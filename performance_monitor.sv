==> flow/design.v <==
`timescale 1ns / 1ps
module performance_monitor #(
    parameter NUM_PES = 64,
    parameter WORD_SIZE = 64
)(
    input wire clk,
    input wire reset,
    input wire enable,   
    input wire [2:0] fsm_state,
    input wire       ce_array,
    input wire       accumulate,
    input wire [6:0] compute_count,
    input wire [NUM_PES-1:0] pe_active,   
    output reg [31:0] total_cycles,
    output reg [31:0] compute_cycles,
    output reg [31:0] idle_cycles,
    output reg [31:0] stall_cycles,
    output reg [63:0] total_xnor_ops,       
    output reg [63:0] total_popcount_ops,   
    output reg [63:0] total_accumulations,  
    output reg [31:0] pe_active_cycles,     
    output reg [31:0] sram_read_count,      
    output reg [31:0] sram_write_count,     
    output reg [15:0] avg_pe_utilization    
);
    localparam S_IDLE    = 3'd0;
    localparam S_INIT    = 3'd1;
    localparam S_COMPUTE = 3'd2;
    localparam S_DONE    = 3'd3;
    always @(posedge clk or posedge reset) begin
        if (reset) begin
            total_cycles    <= 32'd0;
            compute_cycles  <= 32'd0;
            idle_cycles     <= 32'd0;
            stall_cycles    <= 32'd0;
        end else if (enable) begin
            total_cycles <= total_cycles + 1;
            case (fsm_state)
                S_IDLE:    idle_cycles    <= idle_cycles + 1;
                S_COMPUTE: compute_cycles <= compute_cycles + 1;
                S_INIT:    ;  
                S_DONE:    ;  
                default:   stall_cycles   <= stall_cycles + 1;
            endcase
        end
    end
    integer active_pe_count;
    integer i;
    always @(*) begin
        active_pe_count = 0;
        for (i = 0; i < NUM_PES; i = i + 1) begin
            active_pe_count = active_pe_count + pe_active[i];
        end
    end
    always @(posedge clk or posedge reset) begin
        if (reset) begin
            total_xnor_ops      <= 64'd0;
            total_popcount_ops  <= 64'd0;
            total_accumulations <= 64'd0;
            pe_active_cycles    <= 32'd0;
            sram_read_count     <= 32'd0;
        end else if (enable && fsm_state == S_COMPUTE && ce_array) begin
            total_xnor_ops     <= total_xnor_ops + (active_pe_count * WORD_SIZE);
            total_popcount_ops <= total_popcount_ops + active_pe_count;
            if (accumulate) begin
                total_accumulations <= total_accumulations + active_pe_count;
            end
            sram_read_count <= sram_read_count + (NUM_PES + 1);
            if (|pe_active) begin
                pe_active_cycles <= pe_active_cycles + 1;
            end
        end
    end
    always @(posedge clk or posedge reset) begin
        if (reset) begin
            avg_pe_utilization <= 16'd0;
        end else if (fsm_state == S_DONE && enable) begin
            if (total_cycles > 0) begin
                avg_pe_utilization <= (pe_active_cycles * 16'd10000) / total_cycles;
            end
        end
    end
endmodule
From RTL to reports: performance_monitor
What the tools print for performance_monitor, step after step.
Line numbers count from 1 in the design file above.
Cell names lack the library's common part.
{"block": "inputs", "design": "performance_monitor", "clock_port": "clk", "library": "sky130hd", "corner": "tt_025C_1v80"}

Word-level counts
Yosys after proc, flatten, opt, wreduce and memory -nomap, before mapping. Enables and synchronous resets that opt folds into registers are not counted as muxes. Memory bits, and registers merged into a memory's read port (data or address), are not among the register bits. Print and check cells are not counted. Equal cells are merged and count once.
{"block": "word_totals", "reg_bits": 400, "input_bits": 79, "out_inout_bits": 432}
{"block": "op_classes", "add_sub_neg": 72, "mul": 1, "div": 1, "cmp": 1, "n_eq": 3, "n_logic": 1, "n_reduce_logical": 12}
{"block": "ops", "operator": "32-bit by 1-bit adder with 32-bit output", "n": 32}
{"block": "ops", "operator": "32-bit by 32-bit divider with 32-bit output", "n": 1}
{"block": "ops", "operator": "32-bit by 10-bit multiplier with 28-bit output (second input constant)", "n": 1}
{"block": "ops", "operator": "32-bit by 1-bit adder with 32-bit output (second input constant)", "n": 5}
{"block": "ops", "operator": "64-bit by 32-bit adder with 64-bit output", "n": 2}
{"block": "ops", "operator": "64-bit by 38-bit adder with 64-bit output", "n": 1}
{"block": "ops", "operator": "64-bit OR reduction", "n": 1}
{"block": "ops", "operator": "31-bit by 1-bit adder with 32-bit output", "n": 1}
{"block": "ops", "operator": "32-bit by 1-bit greater-than comparator with 1-bit output (second input constant)", "n": 1}
{"block": "ops", "operator": "32-bit by 7-bit adder with 32-bit output (second input constant)", "n": 1}
{"block": "ops", "operator": "30-bit by 1-bit adder with 31-bit output", "n": 1}
{"block": "ops", "operator": "29-bit by 1-bit adder with 30-bit output", "n": 1}
{"block": "ops", "operator": "28-bit by 1-bit adder with 29-bit output", "n": 1}
{"block": "ops", "operator": "27-bit by 1-bit adder with 28-bit output", "n": 1}
{"block": "ops", "operator": "26-bit by 1-bit adder with 27-bit output", "n": 1}
{"block": "ops", "operator": "25-bit by 1-bit adder with 26-bit output", "n": 1}
{"block": "ops", "operator": "24-bit by 1-bit adder with 25-bit output", "n": 1}
{"block": "ops", "operator": "23-bit by 1-bit adder with 24-bit output", "n": 1}
{"block": "ops", "operator": "22-bit by 1-bit adder with 23-bit output", "n": 1}
{"block": "ops", "operator": "21-bit by 1-bit adder with 22-bit output", "n": 1}
{"block": "ops", "operator": "20-bit by 1-bit adder with 21-bit output", "n": 1}
{"block": "ops", "operator": "19-bit by 1-bit adder with 20-bit output", "n": 1}
{"block": "ops", "operator": "18-bit by 1-bit adder with 19-bit output", "n": 1}
{"block": "ops", "operator": "17-bit by 1-bit adder with 18-bit output", "n": 1}
{"block": "ops", "operator": "16-bit by 1-bit adder with 17-bit output", "n": 1}
{"block": "ops", "operator": "15-bit by 1-bit adder with 16-bit output", "n": 1}
{"block": "ops", "operator": "14-bit by 1-bit adder with 15-bit output", "n": 1}
{"block": "ops", "operator": "13-bit by 1-bit adder with 14-bit output", "n": 1}
Other operator kinds: 19; their cells: 27.

Depth
Longest topological path by Yosys (ltp), each cell counted once; first at word level (registers and memories cut), then after technology mapping (sequential cells cut; the memories' decode and read muxes count).
{"block": "depth", "word_depth": 64, "abc_area": 0, "ltp_mapped": 564}

Mapped cells and area
Source: synth_stat.txt of the flow (Yosys; design flattened, memories mapped). It holds for the ABC_AREA given above (unset counts as 0); a run with the other value may have another netlist.
{"block": "mapped", "stdcells": 6452, "mapped_area_um2": 51282.9, "seqArea_um2": 9859.5, "flip_flops": 394, "buf_cells": 176}
{"block": "by_type", "type": "dfrtp_1", "n": 394}
{"block": "by_type", "type": "ha_1", "n": 665}
{"block": "by_type", "type": "xnor2_1", "n": 428}
{"block": "by_type", "type": "nand2_1", "n": 625}
{"block": "by_type", "type": "fa_1", "n": 116}
{"block": "by_type", "type": "nor2_1", "n": 606}
{"block": "by_type", "type": "o21a_1", "n": 249}
{"block": "by_type", "type": "inv_1", "n": 482}
{"block": "by_type", "type": "o21ai_0", "n": 319}
{"block": "by_type", "type": "nor3_1", "n": 317}
{"block": "by_type", "type": "xor2_1", "n": 165}
{"block": "by_type", "type": "a21oi_1", "n": 273}
{"block": "by_type", "type": "a21o_1", "n": 157}
{"block": "by_type", "type": "nand3_1", "n": 213}
{"block": "by_type", "type": "mux2_2", "n": 81}
{"block": "by_type", "type": "nand4_1", "n": 127}
{"block": "by_type", "type": "and3_1", "n": 96}
{"block": "by_type", "type": "a21boi_0", "n": 67}
Not listed: further types 85, cells in them 1072.

Path before layout
Source: OpenSTA report_checks on the synthesized netlist (no wires, ideal clock, input and output delay 20% of the period each), path of least setup slack; recovery checks are left aside. Register names are those of the netlist, which keeps one name where synthesis merged equal registers.
{"block": "synth_timing", "kind": "register to register", "startpoint": "register pe_active_cycles[3]", "endpoint": "register avg_pe_utilization[0]", "tclk_ns": 105.0, "t_first_pin_ns": 0.000, "t_arrival_ns": 104.926, "required_time_ns": 104.866, "slack_ns": -0.060, "path_delay_ns": 105.060, "driving_pins": 549, "period_less_setup_slack_ns": 105.06}
"path_delay_ns" is the arrival time less input delay plus setup time.
"driving_pins" counts driving pins, that of a launching flip-flop among them; a cell with two outputs on the path counts twice.
"period_less_setup_slack_ns" is the clock period less the worst setup slack; recovery checks do not enter. This is arithmetic on one report: input and output delays are still those of the set period (20% each).
The rows between start and end are the longest chain of elaborated cells between them; the timing report does not say that the signal goes this way. Where chains are equally long, one stands for them.
A line is the first line of the expression or statement that the cell stems from. Yosys adds cells for indexed reads and writes and turns some case tables into memories.
{"block": "synth_between", "path_cell_list": "dfrtp_1 clkbuf_1 inv_1 fa_1 inv_1 ha_1 ha_1 ha_1 inv_1 fa_1 inv_1 ha_1 buf_4 and4b_1 a2111oi_4 nor3_2 nor3b_2 nor2_1 (+513 left out) a2111oi_0 nor2_1 o21ai_0 a211o_1 clkbuf_1 mux2_2 ha_1 a21o_1 a21oi_1 nor2b_1 o21ai_0 nand2b_1 a21oi_1 nor2b_1 o21ai_0 nand2b_1 a2111oi_0 a21oi_1", "elab_chain_cells": 2, "cone_cells": 2, "cone_lines": 1}
{"block": "synth_lines", "element": "start, declared", "line": 21, "rtl": "output reg [31:0] pe_active_cycles,"}
{"block": "synth_lines", "element": "start, assigned", "line": 60, "rtl": "pe_active_cycles    <= 32'd0;"}
{"block": "synth_lines", "element": "start, assigned", "line": 70, "rtl": "pe_active_cycles <= pe_active_cycles + 1;"}
{"block": "synth_lines", "element": "32-bit by 10-bit multiplier with 28-bit output", "line": 79, "rtl": "avg_pe_utilization <= (pe_active_cycles * 16'd10000) / total_cycles;"}
{"block": "synth_lines", "element": "32-bit by 32-bit divider with 32-bit output", "line": 79}
{"block": "synth_lines", "element": "end, assigned", "line": 76, "rtl": "avg_pe_utilization <= 16'd0;"}
{"block": "synth_lines", "element": "end, assigned", "line": 79}
{"block": "synth_lines", "element": "end, declared", "line": 24, "rtl": "output reg [15:0] avg_pe_utilization"}

Worst path after layout
Path of least setup slack in the final report of stored run 1 (OpenROAD, finished layout, wires in). Where an end is a register, its clock arrival counts in the times.
{"block": "layout_timing", "kind": "register to register", "startpoint": "register pe_active_cycles[8]", "endpoint": "register avg_pe_utilization[0]", "tclk_ns": 215.0, "t_first_pin_ns": 0.62, "t_arrival_ns": 125.54, "required_time_ns": 215.57, "slack_ns": 90.03, "driving_pins": 530}
The rows between start and end are the longest chain of elaborated cells between them; the timing report does not say that the signal goes this way. Where chains are equally long, one stands for them.
{"block": "layout_between", "path_cell_list": "dfrtp_1 inv_1 fa_1 inv_1 ha_1 fa_1 ha_1 inv_1 fa_1 inv_1 ha_1 and3_1 a221oi_2 o21ai_1 nor3b_2 nor2_1 o21ai_0 nand2b_1 (+494 left out) o211ai_1 a31oi_1 a41o_1 a2111oi_0 nor2_1 o21ai_0 a211o_2 buf_4 nand2_1 o221a_2 ha_1 o21ai_0 nand2b_1 a21oi_1 or3_1 nor4_1 o41ai_1 a21oi_1", "elab_chain_cells": 2, "cone_cells": 2, "cone_lines": 1}
{"block": "layout_lines", "element": "start, declared", "line": 21, "rtl": "output reg [31:0] pe_active_cycles,"}
{"block": "layout_lines", "element": "start, assigned", "line": 60, "rtl": "pe_active_cycles    <= 32'd0;"}
{"block": "layout_lines", "element": "start, assigned", "line": 70, "rtl": "pe_active_cycles <= pe_active_cycles + 1;"}
{"block": "layout_lines", "element": "32-bit by 10-bit multiplier with 28-bit output", "line": 79, "rtl": "avg_pe_utilization <= (pe_active_cycles * 16'd10000) / total_cycles;"}
{"block": "layout_lines", "element": "32-bit by 32-bit divider with 32-bit output", "line": 79}
{"block": "layout_lines", "element": "end, assigned", "line": 76, "rtl": "avg_pe_utilization <= 16'd0;"}
{"block": "layout_lines", "element": "end, assigned", "line": 79}
{"block": "layout_lines", "element": "end, declared", "line": 24, "rtl": "output reg [15:0] avg_pe_utilization"}

==> results <==
Stored flow runs of performance_monitor (2 of them; Yosys, OpenROAD, sky130hd). They differ in their settings and are not a sequence. Constraints: input delay and output delay 20% of the set period each, output load 0.01 pF.
"worst_setup_path_time_ns": the worst setup path's part of the clock period (all of it between registers, 20% less for each end at a port) less its slack. A launch clock that arrives late makes it longer, a capture clock that arrives late makes it shorter.

{"run": "stored run 1", "settings": { "period_ns": 215.0, "CORE_UTILIZATION": 40, "SETUP_SLACK_MARGIN": 5.0, "PLACE_DENSITY_LB_ADDON": 0.29, "HOLD_SLACK_MARGIN": 0.16, "CELL_PAD_IN_SITES_GLOBAL_PLACEMENT": 2, "GPL_ROUTABILITY_DRIVEN": 0, "CTS_CLUSTER_SIZE": 30, "SLEW_MARGIN": 30, "CAP_MARGIN": 20, "CORE_MARGIN": 2 }, "results": { "yosys.chip_area_um2": 51282.9, "die_area_um2": 131087.0, "finish.utilization_pct": 47.1, "ws_setup_ns": 90.030, "setup_tns_ns": 0.000, "hold_ws_ns": 0.471, "worst_setup_path_time_ns": 124.97, "critical_path_type": "register to register" }}
{"run": "stored run 2", "settings": { "period_ns": 80.3, "CORE_UTILIZATION": 68, "SETUP_SLACK_MARGIN": -2.0, "PLACE_DENSITY": 0.85, "CORE_ASPECT_RATIO": 1.68, "GPL_TIMING_DRIVEN": 0, "GPL_ROUTABILITY_DRIVEN": 1, "CTS_CLUSTER_DIAMETER": 94, "CAP_MARGIN": 30, "CORE_MARGIN": 2, "SLEW_MARGIN": 20 }, "results": { "yosys.chip_area_um2": 51282.9, "die_area_um2": 77703.1, "finish.utilization_pct": 85.2, "ws_setup_ns": -24.370, "setup_tns_ns": -96.520, "hold_ws_ns": 0.475, "worst_setup_path_time_ns": 104.67, "critical_path_type": "register to register" }}
